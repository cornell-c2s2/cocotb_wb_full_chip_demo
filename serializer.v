==> flow/design.v <==
module cmn_Reg (
	clk,
	q,
	d
);
	parameter p_nbits = 1;
	input wire clk;
	output reg [p_nbits - 1:0] q;
	input wire [p_nbits - 1:0] d;
	always @(posedge clk) q <= d;
endmodule
module cmn_ResetReg (
	clk,
	reset,
	q,
	d
);
	parameter p_nbits = 1;
	parameter p_reset_value = 0;
	input wire clk;
	input wire reset;
	output reg [p_nbits - 1:0] q;
	input wire [p_nbits - 1:0] d;
	always @(posedge clk) q <= (reset ? p_reset_value : d);
endmodule
module cmn_EnReg (
	clk,
	reset,
	q,
	d,
	en
);
	parameter p_nbits = 1;
	input wire clk;
	input wire reset;
	output reg [p_nbits - 1:0] q;
	input wire [p_nbits - 1:0] d;
	input wire en;
	always @(posedge clk)
		if (en)
			q <= d;
endmodule
module cmn_EnResetReg (
	clk,
	reset,
	q,
	d,
	en
);
	parameter p_nbits = 1;
	parameter p_reset_value = 0;
	input wire clk;
	input wire reset;
	output reg [p_nbits - 1:0] q;
	input wire [p_nbits - 1:0] d;
	input wire en;
	always @(posedge clk)
		if (reset || en)
			q <= (reset ? p_reset_value : d);
endmodule
module serdes_Serializer (
	recv_msg,
	recv_val,
	recv_rdy,
	send_msg,
	send_val,
	send_rdy,
	reset,
	clk
);
	parameter signed [31:0] BIT_WIDTH = 32;
	parameter signed [31:0] N_SAMPLES = 8;
	input wire [(N_SAMPLES * BIT_WIDTH) - 1:0] recv_msg;
	input wire recv_val;
	output wire recv_rdy;
	output wire [BIT_WIDTH - 1:0] send_msg;
	output wire send_val;
	input wire send_rdy;
	input wire reset;
	input wire clk;
	generate
		if (N_SAMPLES == 1) begin : genblk1
			assign recv_rdy = send_rdy;
			assign send_val = recv_val;
			assign send_msg = recv_msg[0+:BIT_WIDTH];
			reg unused = {1'b0, clk, reset, 1'b0};
		end
		else begin : genblk1
			wire [$clog2(N_SAMPLES) - 1:0] mux_sel;
			wire reg_en;
			wire [BIT_WIDTH - 1:0] reg_out [N_SAMPLES - 1:0];
			genvar i;
			for (i = 0; i < N_SAMPLES; i = i + 1) begin : l_regs
				cmn_EnResetReg #(.p_nbits(BIT_WIDTH)) register(
					.clk(clk),
					.reset(reset),
					.en(reg_en),
					.d(recv_msg[i * BIT_WIDTH+:BIT_WIDTH]),
					.q(reg_out[i])
				);
			end
			assign send_msg = reg_out[mux_sel];
			SerializerControl #(.N_SAMPLES(N_SAMPLES)) ctrl(
				.clk(clk),
				.reset(reset),
				.recv_val(recv_val),
				.recv_rdy(recv_rdy),
				.send_val(send_val),
				.send_rdy(send_rdy),
				.mux_sel(mux_sel),
				.reg_en(reg_en)
			);
		end
	endgenerate
endmodule
module SerializerControl (
	recv_val,
	recv_rdy,
	send_val,
	send_rdy,
	mux_sel,
	reg_en,
	clk,
	reset
);
	parameter signed [31:0] N_SAMPLES = 8;
	input wire recv_val;
	output reg recv_rdy;
	output reg send_val;
	input wire send_rdy;
	output reg [$clog2(N_SAMPLES) - 1:0] mux_sel;
	output reg reg_en;
	input wire clk;
	input wire reset;
	reg INIT = 1'b0;
	reg OUTPUT_START = 1'b1;
	reg next_state;
	reg state;
	localparam signed [31:0] NS_EXC_W = $clog2(N_SAMPLES);
	localparam signed [31:0] NS_W = $clog2(N_SAMPLES + 1);
	reg [NS_W - 1:0] mux_sel_next;
	always @(*)
		case (state)
			INIT:
				if (reset == 1)
					next_state = INIT;
				else if (recv_val == 1)
					next_state = OUTPUT_START;
				else
					next_state = INIT;
			OUTPUT_START:
				if (mux_sel_next != N_SAMPLES[NS_W - 1:0])
					next_state = OUTPUT_START;
				else
					next_state = INIT;
			default: next_state = INIT;
		endcase
	always @(*)
		case (state)
			INIT: begin
				reg_en = 1;
				send_val = 0;
				recv_rdy = 1;
				mux_sel_next = 0;
			end
			OUTPUT_START: begin
				reg_en = 0;
				send_val = 1;
				recv_rdy = 0;
				if (send_rdy == 1)
					mux_sel_next = {{NS_W - NS_EXC_W {1'b0}}, mux_sel} + 1;
				else
					mux_sel_next = {{NS_W - NS_EXC_W {1'b0}}, mux_sel};
			end
			default: begin
				reg_en = 1;
				send_val = 0;
				recv_rdy = 1;
				mux_sel_next = 0;
			end
		endcase
	always @(posedge clk)
		if (reset) begin
			state <= INIT;
			mux_sel <= 0;
		end
		else begin
			mux_sel <= mux_sel_next[NS_EXC_W - 1:0];
			state <= next_state;
		end
endmodule
* From RTL to reports: serdes_Serializer *
What the tools print for serdes_Serializer, step after step.
Lines are those of the file above, counted from 1.
Operators: Yosys type, input widths -> output width; for muxes data width and select width s.
Cell names lack the library's common part.
A cell with n/a has no value.

set-up
  top module = serdes_Serializer
  clock port = clk
  library = sky130hd
  corner = tt_025C_1v80

* Elaborated design *
Yosys after proc, flatten, opt, wreduce and memory -nomap, before mapping. Enables and synchronous resets that opt folds into registers are not counted as muxes. Print and check cells are not counted. Equal cells are merged and count once.

operators by class
  $add $sub $neg = 1
  equality and inequality tests = 8
  multiplexer cells = 8
  reductions and logical operators = 2

operator list
  kind                 count
  $pmux 32 s8          1
  $eq 3x3->1 const B   4
  $mux 4               2
  $eq 3x2->1 const B   2
  $mux 1               5
  $add 3x1->4 const B  1
  $ne 4x4->1 const B   1
  $eq 3x1->1 const B   1
  $logic_not 3->1      1
  $logic_or 1x1->1     1

bit counts
  register bits after elaboration = 260
  bits of input ports = 260
  output and inout bits = 34
  word-level cells = 29

* Longest topological paths *
Depth = most cells in a row (Yosys ltp): at word level without a register or memory, in the mapped netlist without a sequential cell, where the memories' decode and read muxes count.

logic depth
  depth after elaboration = 6
  ABC_AREA = 0
  mapped depth = 8
  depth with buffers taken out = 5

* Mapped cells and area *
Source: synth_stat.txt of the flow (Yosys; design flattened, memories mapped). It holds for the ABC_AREA given above (unset counts as 0); a run with the other value may have another netlist.

cells by type
  type      count  total area (µm²)
  edfxtp_1  256    7.69E+03
  nor2b_1   256    1.6E+03
  a222oi_1  30     300.288
  a22o_1    30     262.752
  mux2_2    17     191.434
  nand2_1   47     176.419
  clkbuf_1  45     168.912
  a22oi_1   20     150.144
  mux2_4    10     150.144
  nor2_1    35     131.376
  a21o_1    15     112.608
  a31oi_1   15     93.84
  a21oi_1   17     85.082
  dfxtp_1   4      80.077
  ha_1      6      75.072
  buf_2     12     60.058
  buf_6     5      56.304
  mux2_1    3      33.782

Not listed: further types 17, cells in them 22.

mapped netlist
  cell count = 845
  chip area (Yosys) = 11569.8 µm²
  sequential area = 7767.4 µm²
  mapped flip-flops = 260
  buffers = 65

By module: a second synthesis without flattening, with its own total; a netlist apart from the flattened one above.

unflattened totals
  cells (unflattened synthesis) = 869
  area total of the unflattened synthesis = 11941.5 µm²

Rows give one instance, submodules left out.

by module
  module                            times used  cells  area (µm²)  sequential area (µm²)
  cmn_EnResetReg #(p_nbits=32)      8           68     1188.6      960.9
  serdes_Serializer                 1           306    2244.7      0.0
  SerializerControl #(N_SAMPLES=8)  1           19     187.7       80.1

* Timing after synthesis *
Source: OpenSTA report_checks on the synthesized netlist (no wires, ideal clock, input and output delay 20% of the period each), path of least setup slack; recovery checks are left aside. Register names are those of the netlist, which keeps one name where synthesis merged equal registers.

timing path after synthesis
  path type = input port to flip-flop
  start = input reset
  end = register genblk1.l_regs[0].register.q[0]
  clock period = 10.4 ns
  input delay = 2.080 ns
  library setup time = 0.666 ns
  launch time at the first pin = 2.080 ns
  arrival time = 8.531 ns
  required time = 9.734 ns
  path slack = 1.203 ns
  path delay = 7.117 ns
  driving pins on the path = 2
  path buffers = 1
  period reached after synthesis = 9.197 ns

"path delay" = arrival - input delay + setup time.
"driving pins on the path": output pins that drive a net of the path, with the launching flip-flop's if there is one; two outputs of one cell count as two.
"period reached after synthesis" is the clock period less the worst setup slack; recovery checks do not enter. This is arithmetic on one report: input and output delays are still those of the set period (20% each).
The rows between start and end are the longest chain of elaborated cells between them; the timing report does not say that the signal goes this way. Where chains are equally long, one stands for them.
Each line given opens the expression or statement behind the cell; cells for indexed reads and writes are added by Yosys, which also makes memories of some case tables.

on the way, after synthesis
  cell sequence = clkbuf_1 -> nand2b_1
  length of the longest elaborated chain = 1
  elaborated cells on any way between the ends = 1
  source lines of those cells = 1
  classes of those cells = reduce/logical (1)

RTL lines, path after synthesis
  item              line  text
  from (decl)       79    input wire reset;
  $logic_or 1x1->1  58    if (reset || en)
  to (assign)       59    q <= (reset ? p_reset_value : d);
  to (decl)         54    output reg [p_nbits - 1:0] q;

* Timing after layout *
Path of least setup slack in the final report of run A (OpenROAD, finished layout, wires in). Where an end is a register, its clock arrival counts in the times.

timing path after layout
  path type = flip-flop to output port
  start = register genblk1.ctrl.mux_sel[2]
  end = output send_msg[5]
  clock period = 6.71 ns
  output delay = 1.34 ns
  launch time at the first pin = 0.55 ns
  arrival time = 3.67 ns
  required time = 5.37 ns
  path slack = 1.70 ns
  driving pins on the path = 6
  path buffers = 3

The rows between start and end are the longest chain of elaborated cells between them; the timing report does not say that the signal goes this way. Where chains are equally long, one stands for them.

on the way, after layout
  cell sequence = dfxtp_4 -> buf_4 -> or3_1 -> buf_4 -> o32a_1 -> clkdlybuf4s50_1
  length of the longest elaborated chain = 2
  elaborated cells on any way between the ends = 9
  source lines of those cells = 1
  classes of those cells = eq/ne (7); mux (1); reduce/logical (1)

RTL lines, path after layout
  item           line  text
  from (decl)    131   output reg [$clog2(N_SAMPLES) - 1:0] mux_sel;
  from (assign)  185   mux_sel <= 0;
  from (assign)  188   mux_sel <= mux_sel_next[NS_EXC_W - 1:0];
  $eq 3x3->1     102   assign send_msg = reg_out[mux_sel];
  $pmux 32 s8    102
  to (decl)      76    output wire [BIT_WIDTH - 1:0] send_msg;

FLOW RESULTS
============

Below are 2 stored runs of the flow (Yosys, OpenROAD; platform sky130hd) on serdes_Serializer, each with its settings and what was measured, unordered. Constraints: input delay and output delay 20% of the set period each, output load 0.01 pF.
"achieved clock period (ns)" = clock period - worst setup slack. The figure is calculated, with input and output delays left at 20% of the set period.
"worst setup path time (ns)" is the time allowed to the run's worst setup path (the clock period less input and output delay, where it has them) less its slack. Clock arrival times count: a late capture clock shortens it, a late launch clock lengthens it.
"finish__power__total" is the tool's figure for a default switching activity; nothing was simulated.

settings of run A
{
  "period_ns": 6.71,
  "CORE_UTILIZATION": 44,
  "SETUP_SLACK_MARGIN": 1.38,
  "PLACE_DENSITY_LB_ADDON": 0.07,
  "CORE_ASPECT_RATIO": 1.08,
  "TNS_END_PERCENT": 60,
  "GPL_ROUTABILITY_DRIVEN": 0,
  "CTS_CLUSTER_SIZE": 22,
  "MIN_ROUTING_LAYER": "met2",
  "CAP_MARGIN": 20,
  "CORE_MARGIN": 2,
  "SLEW_MARGIN": 20
}
report of run A
yosys chip area after synthesis (um^2): 11569.8
finish__design__die__area: 27609.2
finish__design__instance__area__stdcell: 15678.8
finish__design__instance__utilization: 0.6078
finish__timing__setup__ws: 1.697
finish__timing__setup__tns: 0.000
finish__timing__hold__ws: 0.588
finish__power__total: 3.976e-03
achieved clock period (ns): 5.013
worst setup path time (ns): 3.67
worst setup path kind: flip-flop to output port

settings of run B
{
  "period_ns": 10.8,
  "CORE_UTILIZATION": 22,
  "SETUP_SLACK_MARGIN": -0.49,
  "PLACE_DENSITY": 0.89,
  "HOLD_SLACK_MARGIN": -0.07,
  "CORE_ASPECT_RATIO": 1.33,
  "CELL_PAD_IN_SITES_GLOBAL_PLACEMENT": 0,
  "CELL_PAD_IN_SITES_DETAIL_PLACEMENT": 2,
  "TNS_END_PERCENT": 70,
  "ABC_AREA": 0,
  "CTS_CLUSTER_DIAMETER": 234,
  "CAP_MARGIN": 35,
  "MAX_ROUTING_LAYER": "met5",
  "CORE_MARGIN": 2,
  "SLEW_MARGIN": 20
}
report of run B
yosys chip area after synthesis (um^2): 11569.8
finish__design__die__area: 54459.1
finish__design__instance__area__stdcell: 16355.7
finish__design__instance__utilization: 0.3159
finish__timing__setup__ws: 4.494
finish__timing__setup__tns: 0.000
finish__timing__hold__ws: 0.641
finish__power__total: 2.594e-03
achieved clock period (ns): 6.306
worst setup path time (ns): 4.15
worst setup path kind: flip-flop to output port
