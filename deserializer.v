==> flow/design.v <==
module serdes_Deserializer (
	recv_val,
	recv_rdy,
	recv_msg,
	send_val,
	send_rdy,
	send_msg,
	clk,
	reset
);
	parameter signed [31:0] N_SAMPLES = 8;
	parameter signed [31:0] BIT_WIDTH = 32;
	input wire recv_val;
	output wire recv_rdy;
	input wire [BIT_WIDTH - 1:0] recv_msg;
	output wire send_val;
	input wire send_rdy;
	output wire [(N_SAMPLES * BIT_WIDTH) - 1:0] send_msg;
	input wire clk;
	input wire reset;
	generate
		if (N_SAMPLES == 1) begin : genblk1
			assign recv_rdy = send_rdy;
			assign send_val = recv_val;
			assign send_msg[0+:BIT_WIDTH] = recv_msg;
			reg unused = {1'b0, clk, reset, 1'b0};
		end
		else begin : genblk1
			wire [N_SAMPLES - 1:0] en_sel;
			DeserializerControl #(.N_SAMPLES(N_SAMPLES)) c(
				.recv_val(recv_val),
				.send_rdy(send_rdy),
				.send_val(send_val),
				.recv_rdy(recv_rdy),
				.reset(reset),
				.clk(clk),
				.en_sel(en_sel)
			);
			genvar i;
			for (i = 0; i < N_SAMPLES; i = i + 1) begin : l_regs
				cmn_EnResetReg #(.p_nbits(BIT_WIDTH)) register(
					.clk(clk),
					.reset(reset),
					.en(recv_rdy & en_sel[i]),
					.d(recv_msg),
					.q(send_msg[i * BIT_WIDTH+:BIT_WIDTH])
				);
			end
		end
	endgenerate
endmodule
module DeserializerControl (
	recv_val,
	send_rdy,
	send_val,
	recv_rdy,
	en_sel,
	reset,
	clk
);
	parameter signed [31:0] N_SAMPLES = 8;
	input wire recv_val;
	input wire send_rdy;
	output reg send_val;
	output reg recv_rdy;
	output wire [N_SAMPLES - 1:0] en_sel;
	input wire reset;
	input wire clk;
	reg INIT = 1'b0;
	reg DONE = 1'b1;
	localparam signed [31:0] C_WIDTH = $clog2(N_SAMPLES) - 1;
	localparam signed [31:0] C_NXT_WIDTH = $clog2(N_SAMPLES + 1) - 1;
	reg [C_WIDTH:0] count;
	reg [C_NXT_WIDTH:0] count_next;
	reg next_state;
	reg state;
	Decoder #(.BIT_WIDTH($clog2(N_SAMPLES))) decoder(
		.in(count),
		.out(en_sel)
	);
	always @(*)
		case (state)
			INIT:
				if (count_next == N_SAMPLES[C_NXT_WIDTH:0])
					next_state = DONE;
				else
					next_state = INIT;
			DONE:
				if (send_rdy == 1)
					next_state = INIT;
				else
					next_state = DONE;
			default: next_state = INIT;
		endcase
	always @(*)
		case (state)
			INIT: begin
				if (recv_val == 1)
					count_next = {{C_NXT_WIDTH - C_WIDTH {1'b0}}, count} + 1;
				else
					count_next = {{C_NXT_WIDTH - C_WIDTH {1'b0}}, count};
				recv_rdy = 1'b1;
				send_val = 1'b0;
			end
			DONE: begin
				count_next = 0;
				recv_rdy = 1'b0;
				send_val = 1'b1;
			end
			default: begin
				count_next = 0;
				recv_rdy = 1'b1;
				send_val = 1'b0;
			end
		endcase
	always @(posedge clk)
		if (reset) begin
			count <= 0;
			state <= INIT;
		end
		else begin
			count <= count_next[$clog2(N_SAMPLES) - 1:0];
			state <= next_state;
		end
endmodule
module Decoder (
	in,
	out
);
	parameter signed [31:0] BIT_WIDTH = 3;
	input wire [BIT_WIDTH - 1:0] in;
	output wire [(1 << BIT_WIDTH) - 1:0] out;
	assign out = {{(1 << BIT_WIDTH) - 1 {1'b0}}, 1'b1} << in;
endmodule
module cmn_Reg (
	clk,
	q,
	d
);
	parameter p_nbits = 1;
	input wire clk;
	output reg [p_nbits - 1:0] q;
	input wire [p_nbits - 1:0] d;
	always @(posedge clk) q <= d;
endmodule
module cmn_ResetReg (
	clk,
	reset,
	q,
	d
);
	parameter p_nbits = 1;
	parameter p_reset_value = 0;
	input wire clk;
	input wire reset;
	output reg [p_nbits - 1:0] q;
	input wire [p_nbits - 1:0] d;
	always @(posedge clk) q <= (reset ? p_reset_value : d);
endmodule
module cmn_EnReg (
	clk,
	reset,
	q,
	d,
	en
);
	parameter p_nbits = 1;
	input wire clk;
	input wire reset;
	output reg [p_nbits - 1:0] q;
	input wire [p_nbits - 1:0] d;
	input wire en;
	always @(posedge clk)
		if (en)
			q <= d;
endmodule
module cmn_EnResetReg (
	clk,
	reset,
	q,
	d,
	en
);
	parameter p_nbits = 1;
	parameter p_reset_value = 0;
	input wire clk;
	input wire reset;
	output reg [p_nbits - 1:0] q;
	input wire [p_nbits - 1:0] d;
	input wire en;
	always @(posedge clk)
		if (reset || en)
			q <= (reset ? p_reset_value : d);
endmodule
== Reports on serdes_Deserializer ==
What the tools print for serdes_Deserializer, step after step.
Lines are those of the file above, counted from 1.
Operators: Yosys type, input widths -> output width; for muxes data width and select width s.
Cell names lack the library's common part.
The mark -- stands for no value.
Design
  top: serdes_Deserializer
  clock input: clk
  library: sky130hd
  library corner: tt_025C_1v80

== Word level ==
Yosys after proc, flatten, opt, wreduce and memory -nomap, before mapping. Enables and synchronous resets that opt folds into registers are not counted as muxes. Memory bits, and registers merged into a memory's read port (data or address), are not among the register bits. Print and check cells are not counted. Equal cells are merged and count once.
Bit counts
  register bits after elaboration: 260
  input port bits: 36
  output and inout port bits: 258
  word-level cells: 37
Operators by class
  $add $sub $neg: 1
  equal/unequal tests: 1
  shifts and indexed selects: 1
  mux-type cells: 8
  bitwise gates (word level): 8
  reduce/logical cells: 8
Operator list (number)
  $mux 32: 1
  $and 1x1->1: 8
  $logic_or 1x1->1: 8
  $shl 1x3->8 const A: 1
  $mux 4: 2
  $mux 1: 5
  $add 3x1->4 const B: 1
  $eq 4x4->1 const B: 1

== Longest topological paths ==
Depth = most cells in a row (Yosys ltp): at word level without a register or memory, in the mapped netlist without a sequential cell, where the memories' decode and read muxes count.
Logic depth
  depth after elaboration: 6
  ABC_AREA: 0
  depth in mapped cells: 4
  depth with buffers taken out: 4

== After synthesis ==
Source: synth_stat.txt of the flow (Yosys; design flattened, memories mapped). It holds for the ABC_AREA given above (unset counts as 0); a run with the other value may have another netlist.
Synthesis totals
  cell count: 326
  synthesis area: 8245.4 µm²
  sequential part of the area: 7767.4 µm²
  flip-flop cells: 260
  buffer cells: 5
Cell types
  edfxtp_1: number 256, area in all 7.69E+03 µm²
  nor2b_1: number 33, area in all 206.448 µm²
  dfxtp_1: number 4, area in all 80.077 µm²
  ha_1: number 6, area in all 75.072 µm²
  a21o_1: number 8, area in all 60.058 µm²
  buf_2: number 4, area in all 20.019 µm²
  o32ai_2: number 1, area in all 16.266 µm²
  a2111oi_2: number 1, area in all 15.014 µm²
  buf_6: number 1, area in all 11.261 µm²
  inv_1: number 3, area in all 11.261 µm²
  nand4bb_1: number 1, area in all 11.261 µm²
  mux2i_1: number 1, area in all 10.01 µm²
  nor3_1: number 2, area in all 10.01 µm²
  nand4b_1: number 1, area in all 8.758 µm²
  xnor2_1: number 1, area in all 8.758 µm²
  nor2_2: number 1, area in all 6.256 µm²
  inv_2: number 1, area in all 3.754 µm²
  nor2_1: number 1, area in all 3.754 µm²
The figures by module come from a second, unflattened synthesis with its own total; it is not the netlist above.
Second synthesis, totals
  cells (unflattened synthesis): 578
  area total of the unflattened synthesis: 9814.4 µm²
Rows give one instance, submodules left out.
Modules
  cmn_EnResetReg #(p_nbits=32): instances 8, cells 68, area 1188.6 µm², seq. area 960.9 µm²
  DeserializerControl #(N_SAMPLES=8): instances 1, cells 18, area 190.2 µm², seq. area 80.1 µm²
  Decoder #(BIT_WIDTH=3): instances 1, cells 8, area 65.1 µm², seq. area 0.0 µm²
  serdes_Deserializer: instances 1, cells 8, area 50.0 µm², seq. area 0.0 µm²

== Timing after synthesis ==
Source: OpenSTA report_checks on the synthesized netlist (no wires, ideal clock, input and output delay 20% of the period each), path of least setup slack; recovery checks are left aside. Register names are those of the netlist, which keeps one name where synthesis merged equal registers.
Timing after synthesis
  path type: input to register
  start: input reset
  end: register genblk1.l_regs[0].register.q[0]
  clock period: 2.18 ns
  input delay: 0.436 ns
  setup time: 0.388 ns
  time at the first pin: 0.436 ns
  arrival: 1.502 ns
  data required time: 1.792 ns
  slack: 0.290 ns
  delay of the path: 1.454 ns
  stages on the path: 3
  buffers on the path: 2
  synthesis period reached: 1.89 ns
"delay of the path" = arrival - input delay + setup time.
"stages on the path": output pins that drive a net of the path, with the launching flip-flop's if there is one; two outputs of one cell count as two.
"synthesis period reached" is the clock period less the worst setup slack; recovery checks do not enter. This is arithmetic on one report: input and output delays are still those of the set period (20% each).
The rows between start and end are the longest chain of elaborated cells between them; the timing report does not say that the signal goes this way. Where chains are equally long, one stands for them.
A line is the first line of the expression or statement that the cell stems from. Yosys adds cells for indexed reads and writes and turns some case tables into memories.
Only ways into the end's enable, where the timed path ends, are counted here.
Between the ends, after synthesis
  cells stage by stage: buf_2 > buf_2 > a21o_1
  cells in the longest elaborated chain: 1
  elaborated cells between the ends (all ways): 1
  RTL lines with such cells: 1
  classes of those cells: reduce/logical (1)
Ends and longest elaborated chain, after synthesis
  from (decl): line 20  | input wire reset;
  $logic_or 1x1->1: line 192  | if (reset || en)
  to (assign): line 193  | q <= (reset ? p_reset_value : d);
  to (decl): line 188  | output reg [p_nbits - 1:0] q;

== Timing after layout ==
Path of least setup slack in the final report of run 1 (OpenROAD, finished layout, wires in). Where an end is a register, its clock arrival counts in the times.
Timing post-layout
  path type: register to output
  start: register genblk1.l_regs[6].register.q[20]
  end: output send_msg[212]
  clock period: 2.23 ns
  output delay: 0.45 ns
  time at the first pin: 0.52 ns
  arrival: 1.45 ns
  data required time: 1.78 ns
  slack: 0.33 ns
  stages on the path: 2
  buffers on the path: 1
Between the ends, post-layout
  cells stage by stage: edfxtp_1 > clkdlybuf4s50_1
  cells in the longest elaborated chain: 0
  elaborated cells between the ends (all ways): 0
  RTL lines with such cells: 0
Ends and longest elaborated chain, post-layout
  from (decl): line 188  | output reg [p_nbits - 1:0] q;
  from (assign): line 193  | q <= (reset ? p_reset_value : d);
  to (decl): line 18  | output wire [(N_SAMPLES * BIT_WIDTH) - 1:0] send_msg;

==> runs of serdes_Deserializer <==
Measured results for serdes_Deserializer: 2 stored runs of the Yosys and OpenROAD flow on sky130hd. The settings differ; the order carries no meaning. The constraints put input and output delay at 20% of the set period each and load the outputs with 0.01 pF.
"achieved clock period" means the clock period less the worst setup slack. The figure is calculated, with input and output delays left at 20% of the set period.
"worst setup path time": the worst setup path's part of the clock period (all of it between registers, 20% less for each end at a port) less its slack. A launch clock that arrives late makes it longer, a capture clock that arrives late makes it shorter.
By "power" is meant OpenSTA's value without simulated activity: inputs other than the clock are taken to toggle once in ten clock periods, and the tool carries that through the logic.

Run 1
==> flow/run.sh <==
#!/bin/bash
# the make line also repeats the synthesis and layout settings of config.mk as NAME=value (left out here)
make -C /OpenROAD-flow-scripts/flow DESIGN_CONFIG=/design/flow/config.mk WORK_HOME=/design/flow/orfs CLKGATE_MAP_FILE= finish
==> flow/config.mk <==
export PLATFORM = sky130hd
export DESIGN_NAME = serdes_Deserializer
export DESIGN_NICKNAME = serdes_Deserializer
export VERILOG_FILES = /design/flow/design.v
export SDC_FILE = /design/flow/constraint.sdc
export NUM_CORES = 4
export LEC_CHECK = 0
export CAP_MARGIN = 20
export CORE_MARGIN = 2
export CORE_UTILIZATION = 40
export SETUP_SLACK_MARGIN = 0.19
export SLEW_MARGIN = 20
==> flow/constraint.sdc <==
create_clock -name core_clock -period 2.23 [get_ports {clk}]
set_input_delay 0.4460 -clock core_clock [delete_from_list [all_inputs] [get_ports {clk}]]
set_output_delay 0.4460 -clock core_clock [all_outputs]
set_load 0.01 [all_outputs]

==> results of run 1 <==
chip area after synthesis (Yosys): 8245.4 µm²
die area: 21778.4 µm²
standard-cell area of the final layout: 12468.2 µm²
utilization: 0.616
worst setup slack after layout: 0.332 ns
total negative slack: 0.000 ns
worst hold slack: 0.503 ns
power: 11.399 mW
achieved clock period: 1.898 ns
worst setup path time: 1.45 ns
worst setup path kind: register to output

Run 2
==> flow/run.sh <==
#!/bin/bash
# the make line also repeats the synthesis and layout settings of config.mk as NAME=value (left out here)
make -C /OpenROAD-flow-scripts/flow DESIGN_CONFIG=/design/flow/config.mk WORK_HOME=/design/flow/orfs CLKGATE_MAP_FILE= finish
==> flow/config.mk <==
export PLATFORM = sky130hd
export DESIGN_NAME = serdes_Deserializer
export DESIGN_NICKNAME = serdes_Deserializer
export VERILOG_FILES = /design/flow/design.v
export SDC_FILE = /design/flow/constraint.sdc
export NUM_CORES = 4
export LEC_CHECK = 0
export CAP_MARGIN = 20
export CORE_MARGIN = 7
export CORE_UTILIZATION = 21
export MAX_ROUTING_LAYER = met4
export PLACE_DENSITY_LB_ADDON = 0.14
export SETUP_SLACK_MARGIN = 0.01
export SLEW_MARGIN = 35
export TNS_END_PERCENT = 90
==> flow/constraint.sdc <==
create_clock -name core_clock -period 1.32 [get_ports {clk}]
set_input_delay 0.2640 -clock core_clock [delete_from_list [all_inputs] [get_ports {clk}]]
set_output_delay 0.2640 -clock core_clock [all_outputs]
set_load 0.01 [all_outputs]

==> results of run 2 <==
chip area after synthesis (Yosys): 8245.4 µm²
die area: 45007.6 µm²
standard-cell area of the final layout: 12796.0 µm²
utilization: 0.331
worst setup slack after layout: -0.093 ns
total negative slack: -15.993 ns
worst hold slack: 0.261 ns
power: 20.000 mW
achieved clock period: 1.413 ns
worst setup path time: 1.41 ns
worst setup path kind: register to register
